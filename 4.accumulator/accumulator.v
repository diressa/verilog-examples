==> flow/design.v <==
module accumulator(
  input clk, reset,
  input [31:0] A,
  input [3:0] n,            
  output reg [31:0] Y
);
reg [31:0] sum;             
always @(posedge clk) begin
  if (reset == 1) begin
    sum <= 32'b0;           
  end
  else begin
    if (n < 4'b1001) begin  
      sum <= sum + A;
    end
    else begin
      Y <= sum + A;        
    end
  end
end
endmodule
# Reports on accumulator
# The steps from the RTL of accumulator to its reports follow in flow order.
# Lines are those of the file above, counted from 1.
# Library cell names are shortened.
inputs:
  top: "accumulator"
  clock: "clk"
  lib: "sky130hd"
  pvt_corner: "tt_025C_1v80"

# Elaborated design
# Counts by Yosys on the flattened word-level netlist (proc, flatten, opt, wreduce; memories kept). Register bits leave out memories and registers merged into their read ports (data or address); mux counts leave out enables and synchronous resets folded into registers. Print and check cells are left out. Cells with the same type and inputs are merged into one.
op_classes:
  cmp: 1
  reduce_and_logical: 1
  logic: 2
  add_sub_neg: 1
ops:
  columns: ["op", "n"]
  rows:
  - ["32-bit adder", 1]
  - ["4-bit less-than comparator with constant B", 1]
  - ["1-bit inverter", 2]
  - ["2-bit AND reduction", 1]
bits:
  inputBits: 38
  word_cells: 7
  out_inout_bits: 32
  register_bits: 64

# Depth
# Depth = most cells in a row (Yosys ltp): at word level without a register or memory, in the mapped netlist without a sequential cell, where the memories' decode and read muxes count.
depth:
  ltp_word: 3
  abc_area: 0
  ltp_mapped: 11

# Netlist
# The flow's flattened synthesis, as Yosys stat reports it; memories are mapped. The netlist is that of the ABC_AREA named above (0 if unset); the other value can give another one.
# Totals and module areas in this step are rounded.
by_type:
  columns: ["type", "n", "type_area_um2"]
  rows:
  - ["edfxtp_1", 32, 960.922]
  - ["dfxtp_1", 32, 640.614]
  - ["ha_1", 31, 387.872]
  - ["a21oi_1", 54, 270.259]
  - ["nand2_1", 64, 240.23]
  - ["xnor2_1", 22, 192.685]
  - ["a21o_1", 19, 142.637]
  - ["nor2_1", 22, 82.579]
  - ["xor2_1", 9, 78.826]
  - ["o21ai_0", 15, 75.072]
  - ["clkbuf_1", 15, 56.304]
  - ["o21bai_1", 6, 45.043]
  - ["a211oi_1", 5, 37.536]
  - ["and3_1", 5, 31.28]
  - ["nand4_1", 5, 31.28]
  - ["inv_1", 8, 30.029]
  - ["nand3_1", 6, 30.029]
  - ["nor3_1", 6, 30.029]
# Other cell types: 37; their cells: 61.
mapped:
  n_buf: 19
  area_um2: 3860
  cell_count: 417
  ff_cells: 64

# Worst setup path after synthesis
# Source: OpenSTA report_checks on the synthesized netlist (no wires, ideal clock, input and output delay 20% of the period each), path of least setup slack; recovery checks are left aside. Register names are those of the netlist, which keeps one name where synthesis merged equal registers.
synth_timing:
  path_kind: "input -> register"
  start: "input A[0]"
  end: "register Y[28]"
  path_slack_ns: 0.399
  stages: 10
  arrival_ns: 2.748
  t_first_pin_ns: 0.682
  clock_period_ns: 3.41
  setup_time_ns: 0.263
  delay_ns: 2.329
  input_delay_ns: 0.682
  period_less_setup_slack_ns: 3.011
# "delay_ns" is the arrival time less input delay plus setup time.
# "stages": output pins that drive a net of the path, with the launching flip-flop's if there is one; two outputs of one cell count as two.
# "period_less_setup_slack_ns" = period - worst setup slack (recovery checks aside). The figure is calculated, with input and output delays left at 20% of the set period.
# The rows between start and end are the longest chain of elaborated cells between them; the timing report does not say that the signal goes this way. Where chains are equally long, one stands for them.
# Each line given opens the expression or statement behind the cell; cells for indexed reads and writes are added by Yosys, which also makes memories of some case tables.
synth_between:
  cell_sequence: "ha_1 > fa_1 > a21oi_1 > o21ai_2 > a21oi_2 > or4_4 > a21oi_2 > a2111o_1 > a221oi_2 > xnor2_1"
  elab_chain_len: 1
  cone_cells: 1
synth_lines:
  columns: ["element", "line", "rtl"]
  rows:
  - ["start: declaration", 3, "input [31:0] A,"]
  - ["32-bit adder", 17, "Y <= sum + A;"]
  - ["end: assignment", 17, null]
  - ["end: declaration", 5, "output reg [31:0] Y"]

==> runs of accumulator <==
accumulator on sky130hd: 2 stored runs with different settings, listed in no order. Input and output delays are each 20% of the period that was set; the output load is 0.01 pF.

--- record 1 ---
==> flow/run.sh <==
#!/bin/bash
# the make line also repeats the synthesis and layout settings of config.mk as NAME=value (left out here)
make -C /OpenROAD-flow-scripts/flow DESIGN_CONFIG=/design/flow/config.mk WORK_HOME=/design/flow/orfs CLKGATE_MAP_FILE= finish
==> flow/config.mk <==
export PLATFORM = sky130hd
export DESIGN_NAME = accumulator
export DESIGN_NICKNAME = accumulator
export VERILOG_FILES = /design/flow/design.v
export SDC_FILE = /design/flow/constraint.sdc
export NUM_CORES = 4
export LEC_CHECK = 0
export ABC_AREA = 0
export CAP_MARGIN = 10
export CELL_PAD_IN_SITES_GLOBAL_PLACEMENT = 2
export CORE_ASPECT_RATIO = 1.21
export CORE_MARGIN = 2
export CORE_UTILIZATION = 68
export GPL_ROUTABILITY_DRIVEN = 1
export HOLD_SLACK_MARGIN = -0.09
export PLACE_DENSITY_LB_ADDON = 0.1
export SLEW_MARGIN = 40
export TNS_END_PERCENT = 90
==> flow/constraint.sdc <==
create_clock -name core_clock -period 1.78 [get_ports {clk}]
set_input_delay 0.3560 -clock core_clock [delete_from_list [all_inputs] [get_ports {clk}]]
set_output_delay 0.3560 -clock core_clock [all_outputs]
set_load 0.01 [all_outputs]

==> results, as YAML <==
outcome: "did not finish, placement stopped with FLW-0024"

--- record 2 ---
==> flow/run.sh <==
#!/bin/bash
# the make line also repeats the synthesis and layout settings of config.mk as NAME=value (left out here)
make -C /OpenROAD-flow-scripts/flow DESIGN_CONFIG=/design/flow/config.mk WORK_HOME=/design/flow/orfs CLKGATE_MAP_FILE= finish
==> flow/config.mk <==
export PLATFORM = sky130hd
export DESIGN_NAME = accumulator
export DESIGN_NICKNAME = accumulator
export VERILOG_FILES = /design/flow/design.v
export SDC_FILE = /design/flow/constraint.sdc
export NUM_CORES = 4
export LEC_CHECK = 0
export ABC_AREA = 1
export CAP_MARGIN = 20
export CELL_PAD_IN_SITES_DETAIL_PLACEMENT = 1
export CELL_PAD_IN_SITES_GLOBAL_PLACEMENT = 3
export CORE_ASPECT_RATIO = 1.42
export CORE_MARGIN = 2
export CORE_UTILIZATION = 48
export CTS_CLUSTER_DIAMETER = 152
export CTS_CLUSTER_SIZE = 66
export GPL_ROUTABILITY_DRIVEN = 0
export MAX_ROUTING_LAYER = met4
export MIN_ROUTING_LAYER = met1
export PLACE_DENSITY_LB_ADDON = 0.13
export SETUP_SLACK_MARGIN = 0.66
export SLEW_MARGIN = 20
==> flow/constraint.sdc <==
create_clock -name core_clock -period 3.74 [get_ports {clk}]
set_input_delay 0.7480 -clock core_clock [delete_from_list [all_inputs] [get_ports {clk}]]
set_output_delay 0.7480 -clock core_clock [all_outputs]
set_load 0.01 [all_outputs]

==> results, as YAML <==
outcome: "did not finish, placement stopped with FLW-0024"
